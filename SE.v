==> flow/design.v <==
module comparator #(parameter DATAWIDTH = 8) (
    input wire [DATAWIDTH-1:0] a, b,  
    output wire [DATAWIDTH-1:0] max, min  
);
    assign max = (a > b) ? a : b;  
    assign min = (a > b) ? b : a;  
endmodule
module SE #(parameter ARRAYLENGTH = 10, parameter DATAWIDTH = 8) (
    input wire clk, valid_in,
    input wire [0:ARRAYLENGTH*DATAWIDTH-1] array_in,  
    output reg [0:ARRAYLENGTH*DATAWIDTH-1] array_out,  
    output reg valid_out
);
    reg [7:0] cycle_count;
    reg output_sent;
    wire [DATAWIDTH-1:0] comp_begin [0:ARRAYLENGTH-1];
    wire [DATAWIDTH-1:0] comp_middle [0:ARRAYLENGTH-1];
    wire [DATAWIDTH-1:0] comp_output [0:ARRAYLENGTH-1];
    genvar i;
    generate
        for (i = 0; i < ARRAYLENGTH-1; i = i + 1) begin : cl
            if (i == 0) begin
                comparator #(DATAWIDTH) TOP_FIRST (.a(comp_begin[0]), .b(comp_begin[1]), .max(comp_output[0]), .min(comp_middle[1]));
            end else if (ARRAYLENGTH % 2 == 0 && i == ARRAYLENGTH - 2) begin
                comparator #(DATAWIDTH) TOP_LAST (.a(comp_begin[i]), .b(comp_begin[i+1]), .max(comp_middle[i]), .min(comp_output[i+1]));
            end else if (ARRAYLENGTH % 2 == 1 && i == ARRAYLENGTH - 2) begin
                comparator #(DATAWIDTH) BOTTOM_LAST (.a(comp_middle[i]), .b(comp_begin[i+1]), .max(comp_output[i]), .min(comp_output[i+1]));
            end else if (i % 2 == 0) begin
                comparator #(DATAWIDTH) TOP (.a(comp_begin[i]), .b(comp_begin[i+1]), .max(comp_middle[i]), .min(comp_middle[i+1]));
            end else begin
                comparator #(DATAWIDTH) BOTTOM (.a(comp_middle[i]), .b(comp_middle[i+1]), .max(comp_output[i]), .min(comp_output[i+1]));
            end
        end
    endgenerate
    genvar j;
    generate
        for (j = 0; j < ARRAYLENGTH; j = j + 1) begin
            assign comp_begin[j] = array_out[j*DATAWIDTH +: DATAWIDTH];
        end
    endgenerate
    integer l;
    always @(posedge clk) begin
        if (valid_in) begin
            array_out <= array_in;  
            cycle_count <= 1'b1;
            valid_out <= 1'b0;
            output_sent <= 1'b0;
        end else begin
            for (l = 0; l < ARRAYLENGTH; l = l + 1) begin
                array_out[l*DATAWIDTH +: DATAWIDTH] <= comp_output[l];  
            end
            if (cycle_count == ((ARRAYLENGTH >> 1) + (ARRAYLENGTH % 2)) && output_sent == 1'b0) begin
                valid_out <= 1'b1;  
                cycle_count <= 1'b0;
                output_sent <= 1'b1;
            end else begin
                valid_out <= 1'b0;
                cycle_count <= cycle_count + 1;
            end
        end
    end
endmodule
# ---- Step by step through the tools: SE
# Tool output for the design above, in the order of the flow.
# Line numbers count from 1 in the design file above.
# Operators carry their Yosys type and port widths (W data, S select, Z words).
# Library cell names are shortened.
# Not given: -
dict set report design {
  top {SE}
  clk_port {clk}
  lib {sky130hd}
  corner {tt_025C_1v80}
}

# ---- Word level
# Counts by Yosys on the flattened word-level netlist (proc, flatten, opt, wreduce). Print and check cells are left out. Cells with the same type and inputs are merged into one.
dict set report bits {
  latch_bits 0
  reg_bits 90
  ram_bits 0
  word_cells 53
  memories 0
  romBits 0
  output_inout_bits 81
  clocked_rd_ports_x_width 0
}
dict set report classes {
  mul 0
  n_cmp 9
  shift 0
  bitwise 1
  reduce_logical 2
  div 0
  add_sub_neg 1
  eq_ne 3
  n_mux 30
}
# op n
set op_table {}
lappend op_table {{$mux W8} 28}
lappend op_table {{$gt A8 B8 Y1} 9}
lappend op_table {{$add A8 B1 Y8 const B} 1}
lappend op_table {{$eq A8 B3 Y1 const B} 1}
lappend op_table {{$ne A2 B2 Y1 const B} 2}
lappend op_table {{$reduce_or A2 Y1} 1}
lappend op_table {{$mux W1} 2}
lappend op_table {{$logic_and A1 B1 Y1} 1}
lappend op_table {{$not A1 Y1} 1}

# ---- Longest topological paths
# Longest topological path by Yosys (ltp), each cell counted once; first at word level (registers and memories cut), then after technology mapping (sequential cells cut; the memories' decode and read muxes count).
dict set report depth {
  word_depth 5
  ABC_AREA 0
  depth_mapped 18
  depth_no_buf 15
}

# ---- After synthesis
# Source: synth_stat.txt of the flow (Yosys; design flattened, memories mapped). It holds for the ABC_AREA given above (unset counts as 0); a run with the other value may have another netlist.
# The area totals of this step are shown rounded.
# cell_type n area_total_um2
set by_type {}
lappend by_type {dfxtp_1 74 1.48E+03}
lappend by_type {ha_1 74 925.888}
lappend by_type {edfxtp_1 16 480.461}
lappend by_type {mux2i_1 39 390.374}
lappend by_type {inv_1 103 386.621}
lappend by_type {a221oi_1 38 332.819}
lappend by_type {a222oi_1 20 200.192}
lappend by_type {nor2_1 53 198.941}
lappend by_type {a21oi_1 32 160.154}
lappend by_type {o21ai_0 28 140.134}
lappend by_type {nand2_1 35 131.376}
lappend by_type {o32ai_1 13 113.859}
lappend by_type {o221ai_1 12 105.101}
lappend by_type {mux2_2 9 101.347}
lappend by_type {a211oi_1 13 97.594}
lappend by_type {a21o_1 11 82.579}
lappend by_type {o32a_1 8 80.077}
lappend by_type {clkbuf_1 18 67.565}
# Other cell types: 45; their cells: 129.
dict set report mapped {
  seqArea_um2 1960
  mapped_cells 725
  buf_cells 27
  yosys_area_um2 6490
  flip_flops 90
}
# By module: a second synthesis without flattening, with its own total; a netlist apart from the flattened one above.
dict set report unflattened {
  cells_unflattened 608
  hier_area_um2 7250
}
# Rows give one instance, submodules left out.
# module mod_seq_area_um2 n_cells area_um2 instances
set modules {}
lappend modules {{comparator (DATAWIDTH=8)} 0.0 44 477 9}
lappend modules {SE 1800 212 2960 1}

# ---- Path before layout
# Source: OpenSTA report_checks on the synthesized netlist (no wires, ideal clock, input and output delay 20% of the period each), path of least setup slack; recovery checks are left aside. Register names are those of the netlist, which keeps one name where synthesis merged equal registers.
dict set report synth_timing {
  kind {reg2reg}
  startpoint {register array_out[46]}
  endpoint {register array_out[53]}
  clock_period_ns 4.16
  path_slack_ns 0.436
  required_time_ns 4.018
  arrival_ns 3.582
  delay_ns 3.724
  stages 18
  period_less_setup_slack_ns 3.724
}
# "delay_ns" is the arrival time less input delay plus setup time.
# "stages": output pins that drive a net of the path, with the launching flip-flop's if there is one; two outputs of one cell count as two.
# "period_less_setup_slack_ns" is the clock period less the worst setup slack; recovery checks do not enter. This is arithmetic on one report: input and output delays are still those of the set period (20% each).
# The rows between start and end are the longest chain of elaborated cells between them; the timing report does not say that the signal goes this way. Where chains are equally long, one stands for them.
# A line is the first line of the expression or statement that the cell stems from. Yosys adds cells for indexed reads and writes and turns some case tables into memories.
dict set report synth_between {
  cell_sequence {dfxtp_1 inv_1 ha_1 nor2b_1 o211ai_2 a21oi_1 nor2b_4 buf_6 mux2i_1 inv_1 ha_1 nor2b_1 o21a_1 o21a_1 o31a_1 nor2_1 clkbuf_1 a221oi_1}
  elab_chain_cells 5
  cone_cells 5
  classes_between {compare (2); mux (3)}
}
# element line_no
set synth_lines {}
lappend synth_lines {{start: declaration} 11} ;# output reg [0:ARRAYLENGTH*DATAWIDTH-1] array_out,
lappend synth_lines {{start: assignment} 44} ;# array_out <= array_in;
lappend synth_lines {{start: assignment} 50} ;# array_out[l*DATAWIDTH +: DATAWIDTH] <= comp_output[l];
lappend synth_lines {{$gt A8 B8 Y1} 6} ;# assign min = (a > b) ? b : a;
lappend synth_lines {{$mux W8} 6}
lappend synth_lines {{$gt A8 B8 Y1} 6}
lappend synth_lines {{$mux W8} 6}
lappend synth_lines {{$mux W8} 43} ;# if (valid_in) begin
lappend synth_lines {{end: assignment} 44}
lappend synth_lines {{end: assignment} 50}
lappend synth_lines {{end: declaration} 11}

# ---- Path in the finished layout
# Path of least setup slack in the final report of flow run 1 (OpenROAD, finished layout, wires in). Where an end is a register, its clock arrival counts in the times.
dict set report layout_timing {
  kind {reg2reg}
  startpoint {register array_out[58]}
  endpoint {register array_out[54]}
  required_time_ns 7.47
  arrival_ns 4.96
  path_slack_ns 2.51
  clock_period_ns 7.29
  stages 14
}
# The rows between start and end are the longest chain of elaborated cells between them; the timing report does not say that the signal goes this way. Where chains are equally long, one stands for them.
dict set report layout_between {
  cell_sequence {dfxtp_1 inv_1 ha_1 nand4_1 a21oi_2 o22ai_4 mux2i_1 ha_1 nor2b_1 o21a_1 o21a_1 o31a_1 nor2_1 a221oi_1}
  elab_chain_cells 5
  cone_cells 5
  classes_between {compare (2); mux (3)}
}
# element line_no
set layout_lines {}
lappend layout_lines {{start: declaration} 11} ;# output reg [0:ARRAYLENGTH*DATAWIDTH-1] array_out,
lappend layout_lines {{start: assignment} 44} ;# array_out <= array_in;
lappend layout_lines {{start: assignment} 50} ;# array_out[l*DATAWIDTH +: DATAWIDTH] <= comp_output[l];
lappend layout_lines {{$gt A8 B8 Y1} 5} ;# assign max = (a > b) ? a : b;
lappend layout_lines {{$mux W8} 5}
lappend layout_lines {{$gt A8 B8 Y1} 6} ;# assign min = (a > b) ? b : a;
lappend layout_lines {{$mux W8} 6}
lappend layout_lines {{$mux W8} 43} ;# if (valid_in) begin
lappend layout_lines {{end: assignment} 44}
lappend layout_lines {{end: assignment} 50}
lappend layout_lines {{end: declaration} 11}

Design SE on sky130hd. What follows are 2 stored runs of the flow, each under its own settings; their order means nothing. The constraints put input and output delay at 20% of the set period each and load the outputs with 0.01 pF.
"period_reached_ns" means the clock period less the worst setup slack. The figure is calculated, with input and output delays left at 20% of the set period.
By "critical_path_time_ns" is meant the share of the clock period that the worst setup path is allowed (20% is reserved at inputs, 20% at outputs), minus its slack. Clock arrival times at its registers enter into it.
The measured numbers are rounded.

[flow] flow run 1: files
==> flow/run.sh <==
#!/bin/bash
# the make line also repeats the synthesis and layout settings of config.mk as NAME=value (left out here)
make -C /OpenROAD-flow-scripts/flow DESIGN_CONFIG=/design/flow/config.mk WORK_HOME=/design/flow/orfs CLKGATE_MAP_FILE= finish
==> flow/config.mk <==
export PLATFORM = sky130hd
export DESIGN_NAME = SE
export DESIGN_NICKNAME = SE
export VERILOG_FILES = /design/flow/design.v
export SDC_FILE = /design/flow/constraint.sdc
export NUM_CORES = 4
export LEC_CHECK = 0
export CAP_MARGIN = 40
export CELL_PAD_IN_SITES_DETAIL_PLACEMENT = 1
export CELL_PAD_IN_SITES_GLOBAL_PLACEMENT = 3
export CORE_MARGIN = 7
export CORE_UTILIZATION = 38
export GPL_ROUTABILITY_DRIVEN = 0
export MAX_ROUTING_LAYER = met5
export MIN_ROUTING_LAYER = met2
export PLACE_DENSITY = 0.39
export SETUP_SLACK_MARGIN = 0.11
export SLEW_MARGIN = 20
==> flow/constraint.sdc <==
create_clock -name core_clock -period 7.29 [get_ports {clk}]
set_input_delay 1.4580 -clock core_clock [delete_from_list [all_inputs] [get_ports {clk}]]
set_output_delay 1.4580 -clock core_clock [all_outputs]
set_load 0.01 [all_outputs]

[flow] flow run 1: metrics
[metrics] critical_path_time_ns = 4.78
[metrics] timing.worst_path_kind = reg2reg
[metrics] fin_tns_ns = 0.000
[metrics] finish.stdcell_area_um2 = 8600
[metrics] ys_area_um2 = 6490
[metrics] worst_hold_slack_ns = 0.484
[metrics] worstSetupSlack_ns = 2.51
[metrics] die_um2 = 20900
[metrics] period_reached_ns = 4.783
[metrics] layout_utilization_pct = 51.7

[flow] flow run 2: files
==> flow/run.sh <==
#!/bin/bash
# the make line also repeats the synthesis and layout settings of config.mk as NAME=value (left out here)
make -C /OpenROAD-flow-scripts/flow DESIGN_CONFIG=/design/flow/config.mk WORK_HOME=/design/flow/orfs CLKGATE_MAP_FILE= finish
==> flow/config.mk <==
export PLATFORM = sky130hd
export DESIGN_NAME = SE
export DESIGN_NICKNAME = SE
export VERILOG_FILES = /design/flow/design.v
export SDC_FILE = /design/flow/constraint.sdc
export NUM_CORES = 4
export LEC_CHECK = 0
export ABC_AREA = 0
export CAP_MARGIN = 30
export CELL_PAD_IN_SITES_GLOBAL_PLACEMENT = 0
export CORE_MARGIN = 2
export CORE_UTILIZATION = 26
export MAX_ROUTING_LAYER = met5
export PLACE_DENSITY_LB_ADDON = 0.06
export SLEW_MARGIN = 15
==> flow/constraint.sdc <==
create_clock -name core_clock -period 5.54 [get_ports {clk}]
set_input_delay 1.1080 -clock core_clock [delete_from_list [all_inputs] [get_ports {clk}]]
set_output_delay 1.1080 -clock core_clock [all_outputs]
set_load 0.01 [all_outputs]

[flow] flow run 2: metrics
[metrics] critical_path_time_ns = 4.73
[metrics] timing.worst_path_kind = reg2reg
[metrics] fin_tns_ns = 0.000
[metrics] finish.stdcell_area_um2 = 8690
[metrics] ys_area_um2 = 6490
[metrics] worst_hold_slack_ns = 0.487
[metrics] worstSetupSlack_ns = 0.805
[metrics] die_um2 = 26200
[metrics] period_reached_ns = 4.735
[metrics] layout_utilization_pct = 35.6
